==> flow/design.v <==
module sc (
    input  logic       clk,          
    input  logic       rst,          
    input  logic [3:0] btn,          
    output logic       unlocked,     
    output logic       lock_led      
);
    typedef enum logic [6:0] {
        S0       = 7'b0000001,   
        S1       = 7'b0000010,   
        S2       = 7'b0000100,   
        S3       = 7'b0001000,   
        PROG_S0  = 7'b0010000,   
        PROG_S1  = 7'b0100000,   
        PROG_S2  = 7'b1000000    
    } state_t;
    state_t state, next;
    logic [3:0] passcode[2:0];
    logic [1:0]  error_count;        
    logic        locked;             
    logic [31:0] timeout_counter;    
    localparam int TIMEOUT_MAX = 1_000_000_000;  
    always_ff @(posedge clk or posedge rst) begin
        if (rst) begin
            state <= S0;
            passcode[0] <= 4'b0111;
            passcode[1] <= 4'b1101;
            passcode[2] <= 4'b1101;
            error_count <= 0;
            locked <= 0;
            timeout_counter <= 0;
        end
        else begin
            if (locked) begin
                if (timeout_counter < TIMEOUT_MAX) begin
                    timeout_counter <= timeout_counter + 1;
                end
                else begin
                    locked <= 0;                   
                    timeout_counter <= 0;
                    error_count <= 0;              
                    state <= S0;                   
                end
            end
            else begin
                state <= next;
                case (state)
                    PROG_S0: if (|btn) passcode[0] <= btn;
                    PROG_S1: if (|btn) passcode[1] <= btn;
                    PROG_S2: if (|btn) passcode[2] <= btn;
                    default: ;
                endcase
                if ((state == S0 && |btn && btn != passcode[0]) ||
                    (state == S1 && |btn && btn != passcode[1]) ||
                    (state == S2 && |btn && btn != passcode[2])) begin
                    if (error_count < 2)
                        error_count <= error_count + 1;
                    else begin
                        locked <= 1;             
                        timeout_counter <= 0;    
                    end
                end
                else if ((state == S1 && btn == passcode[1]) ||
                         (state == S2 && btn == passcode[2]) ||
                         (state == S3)) begin
                    error_count <= 0;            
                end
            end
        end
    end
    always_comb begin
        next = state;
        if (!locked) begin
            case (state)
                S0: begin
                    if (btn == passcode[0]) next = S1;
                    else if (|btn) next = S0;
                end
                S1: begin
                    if (btn == passcode[1]) next = S2;
                    else if (|btn) next = S0;
                end
                S2: begin
                    if (btn == passcode[2]) next = S3;
                    else if (|btn) next = S0;
                end
                S3: begin
                    if (btn == 4'b0001) next = PROG_S0;
                    else next = S3;
                end
                PROG_S0: if (|btn) next = PROG_S1;
                PROG_S1: if (|btn) next = PROG_S2;
                PROG_S2: if (|btn) next = S0;
                default: next = S0;
            endcase
        end
    end
    always_comb begin
        unlocked = (state == S3);
        lock_led = locked;   
    end
endmodule
# Reports on sc
# Tool output for the design above, in the order of the flow.
# Lines are those of the file above, counted from 1.
# A cell with -- has no value.
# design
top_module	sc
clock	clk
library	sky130hd
corner	tt_025C_1v80

# After elaboration
# Yosys after proc, flatten, opt, wreduce and memory -nomap, before mapping. Print and check cells are not counted. Equal cells are merged and count once.
# bits
reg_bits	54
latch_bits	0
ramBits	0
mem_bits_ro	0
clocked_rd_ports_x_width	0
n_memories	0
input_bits	6
# classes
n_addsub	2
multipliers	0
div_mod_pow	0
compare	2
n_eq	19
shifts	0
muxes	23
n_logic	1
reduce_and_logical	21
# op_table
cell	n
32-bit 2-to-1 mux	4
7-bit 2-to-1 mux	8
7-bit case mux with 7-bit select	1
32-bit by 1-bit adder with 32-bit output with constant B	1
32-bit by 30-bit < comparator with 1-bit output with constant B	1
3-bit AND reduction	5
4-bit equality test	3
4-bit inequality test	3
2-bit 2-to-1 mux	5
1-bit logical AND	8
7-bit by 1-bit equality test with 1-bit output with constant B	1
7-bit by 2-bit equality test with 1-bit output with constant B	1
7-bit by 3-bit equality test with 1-bit output with constant B	1
7-bit by 4-bit equality test with 1-bit output with constant B	1
7-bit by 5-bit equality test with 1-bit output with constant B	1
7-bit by 6-bit equality test with 1-bit output with constant B	1
7-bit equality test with constant B	1
3-bit inequality test with constant B	2
5-bit 2-to-1 mux	1
1-bit logical OR	4
2-bit inequality test with constant B	2
4-bit by 1-bit equality test with 1-bit output with constant B	1
4-bit OR reduction	1
1-bit 2-to-1 mux	4
3-bit by 2-bit inequality test with 1-bit output with constant B	1
3-bit nonzero test	1
2-bit by 1-bit adder with 2-bit output with constant B	1
2-bit < comparator with constant B	1
# Other operator kinds: 3; their cells: 3.

# Logic depth
# Yosys ltp: most cells in a row. Word level: on the elaborated netlist, between registers, memories and ports. Mapped: between sequential cells and ports; inverters and the memories' decode and read muxes count.
# logic_depth
word_depth	7
abc_area	0
mapped_depth	7

# Netlist
# Source: synth_stat.txt of the flow (Yosys; design flattened, memories mapped). It holds for the ABC_AREA given above (unset counts as 0); a run with the other value may have another netlist.
# mapped
cells	325
synth_area_um2	3089.2
seqArea_um2	1363.8
ffs	54
buf_cells	21
# types
cell	n	area_total_um2
sky130_fd_sc_hd__dfrtp_1	44	1.1E+03
sky130_fd_sc_hd__dfstp_2	10	262.752
sky130_fd_sc_hd__a31oi_1	32	200.192
sky130_fd_sc_hd__nand3_1	27	135.13
sky130_fd_sc_hd__xnor2_1	15	131.376
sky130_fd_sc_hd__mux2_2	9	101.347
sky130_fd_sc_hd__nand4_1	13	81.328
sky130_fd_sc_hd__nand2_1	21	78.826
sky130_fd_sc_hd__nor2_1	21	78.826
sky130_fd_sc_hd__a22o_1	8	70.067
sky130_fd_sc_hd__and2_1	10	62.56
sky130_fd_sc_hd__and3_1	9	56.304
sky130_fd_sc_hd__buf_6	4	45.043
sky130_fd_sc_hd__inv_1	12	45.043
sky130_fd_sc_hd__clkbuf_1	11	41.29
sky130_fd_sc_hd__a41oi_1	4	35.034
sky130_fd_sc_hd__nor3_1	7	35.034
sky130_fd_sc_hd__mux2i_1	3	30.029
# Other cell types: 35; their cells: 65.

# Worst setup path after synthesis
# Path of least setup slack by OpenSTA after synthesis, without wires, with an ideal clock, recovery checks aside; 20% of the period is set as input and as output delay. Where synthesis merged equal registers, the netlist keeps one of their names.
# synth_timing
kind	input port to flip-flop
from	in btn[2]
to	reg timeout_counter[16]
period_ns	2.79
in_delay_ns	0.558
setup_time_ns	0.082
t_first_pin_ns	0.558
arrival_ns	2.184
required_ns	2.708
setup_slack_ns	0.524
delay_ns	1.708
stages	7
n_path_buf	2
period_less_setup_slack_ns	2.266
# "delay_ns" = arrival - input delay + setup time.
# "stages" counts driving pins, that of a launching flip-flop among them; a cell with two outputs on the path counts twice.
# "period_less_setup_slack_ns" is the clock period less the worst setup slack; recovery checks do not enter. This is arithmetic on one report: input and output delays are still those of the set period (20% each).
# The rows between start and end are the longest chain of elaborated cells between them; the timing report does not say that the signal goes this way. Where chains are equally long, one stands for them.
# Each line given opens the expression or statement behind the cell; cells for indexed reads and writes are added by Yosys, which also makes memories of some case tables.
# A register here has more assigning lines than the two given.
# synth_between
cell_sequence	sky130_fd_sc_hd__buf_4 sky130_fd_sc_hd__nor4_4 sky130_fd_sc_hd__nor2_1 sky130_fd_sc_hd__a222oi_1 sky130_fd_sc_hd__o21bai_2 sky130_fd_sc_hd__buf_6 sky130_fd_sc_hd__a31oi_1
elab_chain_cells	7
cone_cells	16
classes_between	3 x eq/ne; 2 x mux; 11 x reduce/logical
# synth_lines
element	line	text
start, declared	4	input  logic [3:0] btn,
4-bit OR reduction	53	if ((state == S0 && |btn && btn != passcode[0]) ||
1-bit logical AND x2	53
1-bit logical OR x2	53
32-bit 2-to-1 mux	53
32-bit 2-to-1 mux	34	if (locked) begin
end, assigned	31	timeout_counter <= 0;
end, assigned	36	timeout_counter <= timeout_counter + 1;
end, declared	21	logic [31:0] timeout_counter;

# Path in the finished layout
# From the final timing report of run 1: the path of least setup slack in the routed layout; clock arrival at registers is part of the times.
# layout_timing
kind	flip-flop to flip-flop
from	reg timeout_counter[26]
to	reg timeout_counter[24]
period_ns	2.03
setup_time_ns	0.11
t_first_pin_ns	0.31
arrival_ns	2.27
required_ns	2.23
setup_slack_ns	-0.03
stages	6
n_path_buf	0
# The rows between start and end are the longest chain of elaborated cells between them; the timing report does not say that the signal goes this way. Where chains are equally long, one stands for them.
# A register here has more assigning lines than the two given.
# layout_between
cell_sequence	sky130_fd_sc_hd__dfrtp_1 sky130_fd_sc_hd__or4b_4 sky130_fd_sc_hd__a2111oi_4 sky130_fd_sc_hd__o21ai_2 sky130_fd_sc_hd__and4_1 sky130_fd_sc_hd__a221o_1
elab_chain_cells	3
cone_cells	3
lines_between	2
classes_between	1 x compare; 2 x mux
# layout_lines
element	line	text
start, declared	21	logic [31:0] timeout_counter;
start, assigned	31	timeout_counter <= 0;
start, assigned	36	timeout_counter <= timeout_counter + 1;
32-bit by 30-bit < comparator with 1-bit output	35	if (timeout_counter < TIMEOUT_MAX) begin
32-bit 2-to-1 mux	35
32-bit 2-to-1 mux	34	if (locked) begin
end, assigned	31
end, assigned	36
end, declared	21

# Flow runs of sc

Stored flow runs of sc (2 of them; Yosys, OpenROAD, sky130hd). They differ in their settings and are not a sequence. Constraints: input delay and output delay 20% of the set period each, output load 0.01 pF.
"achieved_period_ns": clock period set for the run, less the worst setup slack. It is reckoned from that one timing run; input and output delays stay at 20% of the period that was set.
By "critical_path_time_ns" is meant the share of the clock period that the worst setup path is allowed (20% is reserved at inputs, 20% at outputs), minus its slack. Clock arrival times at its registers enter into it.
"power.total_w" is the tool's figure for a default switching activity; nothing was simulated.

Run 1, flow files:
==> flow/run.sh <==
#!/bin/bash
# the make line also repeats the synthesis and layout settings of config.mk as NAME=value (left out here)
make -C /OpenROAD-flow-scripts/flow DESIGN_CONFIG=/design/flow/config.mk WORK_HOME=/design/flow/orfs CLKGATE_MAP_FILE= finish
==> flow/config.mk <==
export PLATFORM = sky130hd
export DESIGN_NAME = sc
export DESIGN_NICKNAME = sc
export VERILOG_FILES = /design/flow/design.v
export SDC_FILE = /design/flow/constraint.sdc
export NUM_CORES = 4
export LEC_CHECK = 0
export CAP_MARGIN = 20
export CELL_PAD_IN_SITES_DETAIL_PLACEMENT = 0
export CORE_MARGIN = 2
export CORE_UTILIZATION = 63
export CTS_CLUSTER_DIAMETER = 151
export CTS_CLUSTER_SIZE = 33
export GPL_TIMING_DRIVEN = 0
export SETUP_SLACK_MARGIN = -0.02
export SLEW_MARGIN = 20
==> flow/constraint.sdc <==
create_clock -name core_clock -period 2.03 [get_ports {clk}]
set_input_delay 0.4060 -clock core_clock [delete_from_list [all_inputs] [get_ports {clk}]]
set_output_delay 0.4060 -clock core_clock [all_outputs]
set_load 0.01 [all_outputs]

==> results of run 1, as CSV <==
result,value
design.die.area_um2,5479.7
critical_path_time_ns,2.06
timing.worst_path_kind,"flip-flop to flip-flop"
achieved_period_ns,2.065
setup_ws_ns,-0.035
synthArea_um2,3089.2
ws_hold_ns,0.375
power.total_w,0.002612
tns_setup_ns,-0.102
post_route_util_frac,0.803
final_stdcell_area_um2,3794.9

Run 2, flow files:
==> flow/run.sh <==
#!/bin/bash
# the make line also repeats the synthesis and layout settings of config.mk as NAME=value (left out here)
make -C /OpenROAD-flow-scripts/flow DESIGN_CONFIG=/design/flow/config.mk WORK_HOME=/design/flow/orfs CLKGATE_MAP_FILE= finish
==> flow/config.mk <==
export PLATFORM = sky130hd
export DESIGN_NAME = sc
export DESIGN_NICKNAME = sc
export VERILOG_FILES = /design/flow/design.v
export SDC_FILE = /design/flow/constraint.sdc
export NUM_CORES = 4
export LEC_CHECK = 0
export CAP_MARGIN = 20
export CORE_MARGIN = 2
export CORE_UTILIZATION = 18
export GPL_ROUTABILITY_DRIVEN = 1
export HOLD_SLACK_MARGIN = 0.22
export MAX_ROUTING_LAYER = met5
export PLACE_DENSITY_LB_ADDON = 0.03
export SLEW_MARGIN = 20
export TNS_END_PERCENT = 75
==> flow/constraint.sdc <==
create_clock -name core_clock -period 1.43 [get_ports {clk}]
set_input_delay 0.2860 -clock core_clock [delete_from_list [all_inputs] [get_ports {clk}]]
set_output_delay 0.2860 -clock core_clock [all_outputs]
set_load 0.01 [all_outputs]

==> results of run 2, as CSV <==
result,value
ws_hold_ns,0.358
final_stdcell_area_um2,5044.8
tns_setup_ns,-23.497
post_route_util_frac,0.302
power.total_w,0.004166
design.die.area_um2,18226.4
achieved_period_ns,2.063
critical_path_time_ns,2.06
timing.worst_path_kind,"flip-flop to flip-flop"
setup_ws_ns,-0.633
synthArea_um2,3089.2
